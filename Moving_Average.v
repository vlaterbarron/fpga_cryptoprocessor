==> flow/design.v <==
module Moving_Average #(parameter N = 16)(
  input wire [N-1:0] data_in,
  input clk, rst, fit_data,
  output wire isFiltered,
  output wire [N-1:0] data_out
);
  parameter WINDOW_SIZE = 4;
  reg [N-1:0] data_out_reg;
  reg [N+1:0] sum;
  reg isFiltered_reg;
  integer i;
  always @(posedge clk or negedge rst) begin
	if(!rst) begin
		data_out_reg <= 0;
		sum <= 0;
		isFiltered_reg <= 0;
		i <= 0;
	end else if(fit_data) begin
		sum <= sum + data_in;
		isFiltered_reg <= 0;
		i <= i + 1;
	end else begin
		if(i >= 4) begin
			data_out_reg <= sum / WINDOW_SIZE;
			isFiltered_reg <= 1'b1;
			sum <= 0;
			i <= 0;
		end
		else
			isFiltered_reg <= 0;
	end
  end
  assign data_out = data_out_reg;
  assign isFiltered = isFiltered_reg;
endmodule
# Step by step through the tools: Moving_Average
# Tool output for the design above, in the order of the flow.
# Lines are those of the file above, counted from 1.
# Operators carry their Yosys type and port widths (W data, S select, Z words).
# A cell with - has no value.
dict set report inputs {
  design {Moving_Average}
  clock {clk}
  lib {sky130hd}
  pvt_corner {tt_025C_1v80}
}

# Elaborated design
# Source: Yosys, flattened and elaborated, memories not mapped. Widths are those after wreduce. Registers that Yosys merges into a memory's read port (data or address) are not register bits. Print and check cells do not count. Equal cells are merged and count once.
dict set report classes {
  logic 1
  cmp 1
  addsub 2
  reduce_and_logical 2
  n_mux 6
}
# cell count
set op_table {}
lappend op_table {{$mux W32} 2}
lappend op_table {{$mux W18} 2}
lappend op_table {{$add A32 B2 Y32 const B} 1}
lappend op_table {{$ge A32 B4 Y1 const B} 1}
lappend op_table {{$add A18 B16 Y18} 1}
lappend op_table {{$reduce_and A2 Y1} 1}
lappend op_table {{$reduce_bool A2 Y1} 1}
lappend op_table {{$mux W1} 2}
lappend op_table {{$not A1 Y1} 1}
dict set report bits {
  regBits 67
  input_bits 19
  wordCells 16
}

# Depth
# Longest topological path by Yosys (ltp), each cell counted once; first at word level (registers and memories cut), then after technology mapping (sequential cells cut; the memories' decode and read muxes count).
dict set report depth {
  word_depth 3
  ABC_AREA 0
  ltp_mapped 9
  mapped_depth_nobuf 9
}

# Netlist
# The flow's flattened synthesis, as Yosys stat reports it; memories are mapped. The netlist is that of the ABC_AREA named above (0 if unset); the other value can give another one.
dict set report synth_totals {
  mapped_area_um2 3673.5
  cells 373
  seq_area_um2 1676.6
  flip_flops 67
}
# cell_type count type_area_um2
set types {}
lappend types {sky130_fd_sc_hd__dfrtp_1 67 1.68E+03}
lappend types {sky130_fd_sc_hd__ha_1 18 225.216}
lappend types {sky130_fd_sc_hd__o21ai_0 34 170.163}
lappend types {sky130_fd_sc_hd__mux2_2 15 168.912}
lappend types {sky130_fd_sc_hd__nand3_1 32 160.154}
lappend types {sky130_fd_sc_hd__nand2_1 42 157.651}
lappend types {sky130_fd_sc_hd__a21oi_1 17 85.082}
lappend types {sky130_fd_sc_hd__o211ai_1 10 75.072}
lappend types {sky130_fd_sc_hd__o31ai_1 10 75.072}
lappend types {sky130_fd_sc_hd__xor2_1 8 70.067}
lappend types {sky130_fd_sc_hd__nand4_1 9 56.304}
lappend types {sky130_fd_sc_hd__nor2_1 13 48.797}
lappend types {sky130_fd_sc_hd__inv_1 12 45.043}
lappend types {sky130_fd_sc_hd__nand2b_1 7 43.792}
lappend types {sky130_fd_sc_hd__xnor2_1 5 43.792}
lappend types {sky130_fd_sc_hd__mux2i_1 4 40.038}
lappend types {sky130_fd_sc_hd__nor4_1 6 37.536}
lappend types {sky130_fd_sc_hd__and4_1 4 35.034}
# Other cell types: 34; their cells: 60.

# Timing after synthesis
# OpenSTA on the mapped netlist: ideal clock, no wires. The path of least setup slack (recovery checks aside). Input and output delay are each 20% of the period. Register names are those of the netlist, which keeps one name where synthesis merged equal registers.
dict set report synth_timing {
  kind {in2reg}
  start {input data_in[0]}
  end {register sum[16]}
  path_buffers 0
  path_slack_ns 1.462
  path_delay_ns 1.754
  driving_pins 9
  period_ns 4.02
  t_required_ns 3.894
  setup_time_ns 0.126
  t_arrival_ns 2.432
  synth_period_reached_ns 2.558
}
# "path_delay_ns" = arrival - input delay + setup time.
# "driving_pins" counts driving pins, that of a launching flip-flop among them; a cell with two outputs on the path counts twice.
# "synth_period_reached_ns" = period - worst setup slack (recovery checks aside). The figure is calculated, with input and output delays left at 20% of the set period.
# The rows between start and end are the longest chain of elaborated cells between them; the timing report does not say that the signal goes this way. Where chains are equally long, one stands for them.
# A line is the first line of the expression or statement that the cell stems from. Yosys adds cells for indexed reads and writes and turns some case tables into memories.
# A register here has more assigning lines than the two given.
dict set report synth_via {
  cell_sequence {sky130_fd_sc_hd__ha_1 sky130_fd_sc_hd__inv_1 sky130_fd_sc_hd__fa_1 sky130_fd_sc_hd__nand2b_1 sky130_fd_sc_hd__a21oi_2 sky130_fd_sc_hd__o2111ai_2 sky130_fd_sc_hd__a311oi_4 sky130_fd_sc_hd__a21oi_1 sky130_fd_sc_hd__mux2i_1}
  elab_chain_cells 2
  cells_between 2
  lines_between 2
}
# element line_no
set synth_lines {}
lappend synth_lines {{from (decl)} 2} ;# input wire [N-1:0] data_in,
lappend synth_lines {{$add A18 B16 Y18} 19} ;# sum <= sum + data_in;
lappend synth_lines {{$mux W18} 18} ;# end else if(fit_data) begin
lappend synth_lines {{to (assign)} 15} ;# sum <= 0;
lappend synth_lines {{to (assign)} 19}
lappend synth_lines {{to (decl)} 9} ;# reg [N+1:0] sum;

# Path in the finished layout
# Path of least setup slack in the final report of flow run 1 (OpenROAD, finished layout, wires in). Where an end is a register, its clock arrival counts in the times.
dict set report layout_timing {
  kind {reg2reg}
  start {register sum[0]}
  end {register sum[14]}
  t_arrival_ns 2.39
  setup_time_ns 0.13
  driving_pins 10
  path_slack_ns -0.07
  path_buffers 1
  t_required_ns 2.32
  period_ns 2.12
}
# The rows between start and end are the longest chain of elaborated cells between them; the timing report does not say that the signal goes this way. Where chains are equally long, one stands for them.
# A register here has more assigning lines than the two given.
dict set report layout_via {
  cell_sequence {sky130_fd_sc_hd__dfrtp_1 sky130_fd_sc_hd__ha_4 sky130_fd_sc_hd__inv_2 sky130_fd_sc_hd__fa_2 sky130_fd_sc_hd__nand2b_4 sky130_fd_sc_hd__a21oi_4 sky130_fd_sc_hd__o2111ai_4 sky130_fd_sc_hd__a311oi_4 sky130_fd_sc_hd__buf_4 sky130_fd_sc_hd__o211ai_1}
  elab_chain_cells 2
  cells_between 2
  lines_between 2
}
# element line_no
set layout_lines {}
lappend layout_lines {{from (decl)} 9} ;# reg [N+1:0] sum;
lappend layout_lines {{from (assign)} 15} ;# sum <= 0;
lappend layout_lines {{from (assign)} 19} ;# sum <= sum + data_in;
lappend layout_lines {{$add A18 B16 Y18} 19}
lappend layout_lines {{$mux W18} 18} ;# end else if(fit_data) begin
lappend layout_lines {{to (assign)} 15}
lappend layout_lines {{to (assign)} 19}
lappend layout_lines {{to (decl)} 9}

Data sheet: physical implementation of Moving_Average

Measured results for Moving_Average: 2 stored runs of the Yosys and OpenROAD flow on sky130hd. The settings differ; the order carries no meaning. The constraints put input and output delay at 20% of the set period each and load the outputs with 0.01 pF.
By "period_less_ws_ns" is meant the clock period of the run minus its worst setup slack. This is arithmetic on one report: input and output delays are still those of the set period (20% each).
By "worstPathTime_ns" is meant the share of the clock period that the worst setup path is allowed (20% is reserved at inputs, 20% at outputs), minus its slack. Clock arrival times at its registers enter into it.
"design_power_uw": no workload was simulated; the value follows from the tool's default switching activity.

# flow run 1
==> flow/run.sh <==
#!/bin/bash
# the make line also repeats the synthesis and layout settings of config.mk as NAME=value (left out here)
make -C /OpenROAD-flow-scripts/flow DESIGN_CONFIG=/design/flow/config.mk WORK_HOME=/design/flow/orfs CLKGATE_MAP_FILE= finish
==> flow/config.mk <==
export PLATFORM = sky130hd
export DESIGN_NAME = Moving_Average
export DESIGN_NICKNAME = Moving_Average
export VERILOG_FILES = /design/flow/design.v
export SDC_FILE = /design/flow/constraint.sdc
export NUM_CORES = 4
export LEC_CHECK = 0
export CAP_MARGIN = 20
export CORE_MARGIN = 6
export CORE_UTILIZATION = 24
export CTS_CLUSTER_DIAMETER = 257
export GPL_ROUTABILITY_DRIVEN = 1
export GPL_TIMING_DRIVEN = 0
export PLACE_DENSITY_LB_ADDON = 0.29
export SETUP_SLACK_MARGIN = -0.01
export SLEW_MARGIN = 20
==> flow/constraint.sdc <==
create_clock -name core_clock -period 2.12 [get_ports {clk}]
set_input_delay 0.4240 -clock core_clock [delete_from_list [all_inputs] [get_ports {clk}]]
set_output_delay 0.4240 -clock core_clock [all_outputs]
set_load 0.01 [all_outputs]

==> flow run 1: results <==
setupTns_ns=-0.143
hold_ws_ns=0.470
worstPathTime_ns=2.19
worstPathKind="reg2reg"
synth_chip_area_um2=3673.5
finalUtil_pct=33.0
design_power_uw=6209
design_die_area_um2=18419.9
post_route_stdcell_area_um2=4870.9
period_less_ws_ns=2.185
worst_setup_slack_ns=-0.065

# flow run 2
==> flow/run.sh <==
#!/bin/bash
# the make line also repeats the synthesis and layout settings of config.mk as NAME=value (left out here)
make -C /OpenROAD-flow-scripts/flow DESIGN_CONFIG=/design/flow/config.mk WORK_HOME=/design/flow/orfs CLKGATE_MAP_FILE= finish
==> flow/config.mk <==
export PLATFORM = sky130hd
export DESIGN_NAME = Moving_Average
export DESIGN_NICKNAME = Moving_Average
export VERILOG_FILES = /design/flow/design.v
export SDC_FILE = /design/flow/constraint.sdc
export NUM_CORES = 4
export LEC_CHECK = 0
export CAP_MARGIN = 20
export CELL_PAD_IN_SITES_DETAIL_PLACEMENT = 0
export CORE_MARGIN = 2
export CORE_UTILIZATION = 70
export CTS_CLUSTER_DIAMETER = 311
export GPL_ROUTABILITY_DRIVEN = 1
export GPL_TIMING_DRIVEN = 0
export HOLD_SLACK_MARGIN = 0.25
export PLACE_DENSITY = 0.63
export SLEW_MARGIN = 20
==> flow/constraint.sdc <==
create_clock -name core_clock -period 2.12 [get_ports {clk}]
set_input_delay 0.4240 -clock core_clock [delete_from_list [all_inputs] [get_ports {clk}]]
set_output_delay 0.4240 -clock core_clock [all_outputs]
set_load 0.01 [all_outputs]

==> flow run 2: results <==
setupTns_ns=-0.758
hold_ws_ns=0.467
worstPathTime_ns=2.30
worstPathKind="reg2reg"
synth_chip_area_um2=3673.5
finalUtil_pct=90.8
design_power_uw=5846
design_die_area_um2=5843.1
post_route_stdcell_area_um2=4609.4
period_less_ws_ns=2.300
worst_setup_slack_ns=-0.180
